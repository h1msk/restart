==> flow/design.v <==
module sync_fifo_controller#(
    parameter SIZE = 32,
    parameter DATA_WIDTH = 32,
    parameter ADDR_WIDTH = $clog2(SIZE-1)+1
)(
    input                   reset,
    input                   clk,
    input                   fifo_wr_en,
    output reg              fifo_full,
    input[DATA_WIDTH-1:0]   fifo_wr_data,
    input                   fifo_rd_en,
    output[DATA_WIDTH-1:0]  fifo_rd_data,
    output reg              fifo_empty,
    output                  fifo_wr_err,
    output                  fifo_rd_err,
    output[ADDR_WIDTH-1:0]  bram_addra,
    output                  bram_clka,
    output[DATA_WIDTH-1:0]  bram_dina,
    output                  bram_ena,
    output                  bram_wea,
    output[ADDR_WIDTH-1:0]  bram_addrb,
    output                  bram_clkb,
    output                  bram_rstb,
    input[DATA_WIDTH-1:0]   bram_doutb,
    output                  bram_enb,
    input                   bram_rst_busy
);
    reg[ADDR_WIDTH-1:0]  read_addr;
    reg[ADDR_WIDTH-1:0]  write_addr;
    reg[ADDR_WIDTH:0]  data_cnt;
    wire next_fifo_full = (data_cnt == SIZE);
    wire next_fifo_empty = (data_cnt == 0);
    wire internal_reset = reset | bram_rst_busy;
    assign bram_addra = write_addr;
    assign bram_clka = clk;
    assign bram_dina = fifo_wr_data;
    assign bram_ena = fifo_wr_en;
    assign bram_wea = 1;   
    assign bram_addrb = read_addr;
    assign bram_clkb = clk;
    assign bram_rstb = reset;
    assign fifo_rd_data = bram_doutb;
    assign bram_enb = 1;
    assign fifo_wr_err = (data_cnt == SIZE && fifo_wr_en);
    assign fifo_rd_err = (data_cnt == 0 && fifo_rd_en);
    wire[ADDR_WIDTH-1:0] next_read_addr;
    wire[ADDR_WIDTH-1:0] next_write_addr;
    generate
        if ($clog2(SIZE) != $clog2(SIZE - 1)) begin
            assign next_read_addr = read_addr + 1;
            assign next_write_addr = write_addr + 1;
        end else begin
            wire[ADDR_WIDTH-1:0] rdaddress_add_1 = read_addr + 1;
            wire[ADDR_WIDTH-1:0] wraddress_add_1 = write_addr + 1;
            assign next_read_addr = rdaddress_add_1 == SIZE ? 0 : rdaddress_add_1;
            assign next_write_addr = wraddress_add_1 == SIZE ? 0 : wraddress_add_1;
        end
    endgenerate
    always@(posedge clk)
    if (internal_reset)
        read_addr <= 0;
    else if (fifo_rd_en && ~next_fifo_empty)
        read_addr <= next_read_addr;
    always@(posedge clk)
    if (internal_reset)
        write_addr <= 0;
    else if (fifo_wr_en && ~next_fifo_full)
        write_addr <= next_read_addr;
    always@(posedge clk)
    if (internal_reset)
        fifo_full <= 0;
    else
        fifo_full <= next_fifo_full;
    always@(posedge clk)
    if (internal_reset)
        fifo_empty <= 1;
    else
        fifo_empty <= next_fifo_empty;
    always@(posedge clk)
    if (internal_reset)
        data_cnt <= 0;
    else if (fifo_wr_en && ~fifo_rd_en && ~next_fifo_full)
        data_cnt <= data_cnt + 1;
    else if (fifo_rd_en && ~fifo_wr_en && ~next_fifo_empty)
        data_cnt <= data_cnt - 1;
    else
        data_cnt <= data_cnt;
endmodule
* Tool chain data of sync_fifo_controller *
The steps from the RTL of sync_fifo_controller to its reports follow in flow order.
Lines are those of the file above, counted from 1.
Operators carry their Yosys type and port widths (W data, S select, Z words).
Library cell names are shortened.
The mark - stands for no value.

set-up
  top = sync_fifo_controller
  clock port = clk
  standard-cell library = sky130hd
  library corner = tt_025C_1v80

* Word-level counts *
Yosys after proc, flatten, opt, wreduce and memory -nomap, before mapping. Memory bits, and registers merged into a memory's read port (data or address), are not among the register bits. Print and check cells are not counted. Equal cells are merged and count once.

storage and ports
  flip-flop bits (word level) = 21
  output and inout port bits = 86

operators by class
  add/sub/neg operators = 3
  equality and inequality tests = 2
  mux-type cells = 3
  bitwise operators = 5
  reductions and logical operators = 10

operators by type and width
  cell                   number
  $mux W7                2
  $logic_and A1 B1 Y1    8
  $add A7 B1 Y7 const B  1
  $sub A7 B1 Y7 const B  1
  $eq A7 B6 Y1 const B   1
  $logic_not A7 Y1       1
  $add A6 B1 Y6 const B  1
  $eq A6 B6 Y1 const B   1
  $mux W6                1
  $not A1 Y1             4
  $reduce_bool A2 Y1     1
  $or A1 B1 Y1           1

* Depth *
Longest topological path by Yosys (ltp), each cell counted once; first at word level (registers and memories cut), then after technology mapping (sequential cells cut; the memories' decode and read muxes count).

depth
  depth in word-level cells = 5
  ABC_AREA = 0
  mapped depth = 8
  depth with buffers taken out = 8

* After synthesis *
The flow's flattened synthesis, as Yosys stat reports it; memories are mapped. The netlist is that of the ABC_AREA named above (0 if unset); the other value can give another one.
Totals and module areas in this step are rounded.

cells by type
  cell      number  area in all (µm²)
  buf_4     70      525.504
  dfxtp_1   21      420.403
  ha_1      7       87.584
  nor2_1    13      48.797
  a211oi_1  6       45.043
  nand3_1   9       45.043
  a21oi_1   8       40.038
  mux2i_1   4       40.038
  xnor2_1   4       35.034
  o21ai_4   2       32.531
  nor3_1    6       30.029
  xor2_1    3       26.275
  o211ai_2  2       25.024
  nor4_4    1       21.27
  fa_1      1       20.019
  o21ai_0   4       20.019
  nand2b_1  3       18.768
  a211o_1   2       17.517

Other cell types: 37; their cells: 47.

synthesis totals
  mapped cells = 213
  synthesis area = 0.001839 mm²
  flip-flop cells = 21
  buffers = 75

Subject: sync_fifo_controller on sky130hd, stored results

Hello all,

Settings and measured results of 2 stored flow runs for module sync_fifo_controller (sky130hd), not sorted in any way. The constraints put input and output delay at 20% of the set period each and load the outputs with 0.01 pF.
By "overall power" is meant OpenSTA's value without simulated activity: inputs other than the clock are taken to toggle once in ten clock periods, and the tool carries that through the logic.
Measured values are rounded.
Settings: - = not set for that run.
Among the results, - means that no value is shown for the run.

setting or result                          flow run A  flow run B
period_ns                                  2.53        2.31
CORE_UTILIZATION                           38          58
CAP_MARGIN                                 20          20
CORE_MARGIN                                2           5
SLEW_MARGIN                                20          20
SETUP_SLACK_MARGIN                         -           0.05
PLACE_DENSITY_LB_ADDON                     -           0.15
CELL_PAD_IN_SITES_DETAIL_PLACEMENT         -           2
GPL_ROUTABILITY_DRIVEN                     -           1
MIN_ROUTING_LAYER                          -           met1
worst setup slack after layout (ns)        0.061       -
post-route setup TNS (ns)                  0.000       -
worst hold slack in the final report (ns)  0.492       -
netlist area reported by Yosys (mm²)       0.001839    -
standard-cell area after routing (mm²)     0.001884    -
utilization after routing (%)              40.2        -
overall power (W)                          0.001094    -
overall die area (mm²)                     0.005413    -

Flow run B: no results, placement failed with DPL-0033

Thanks
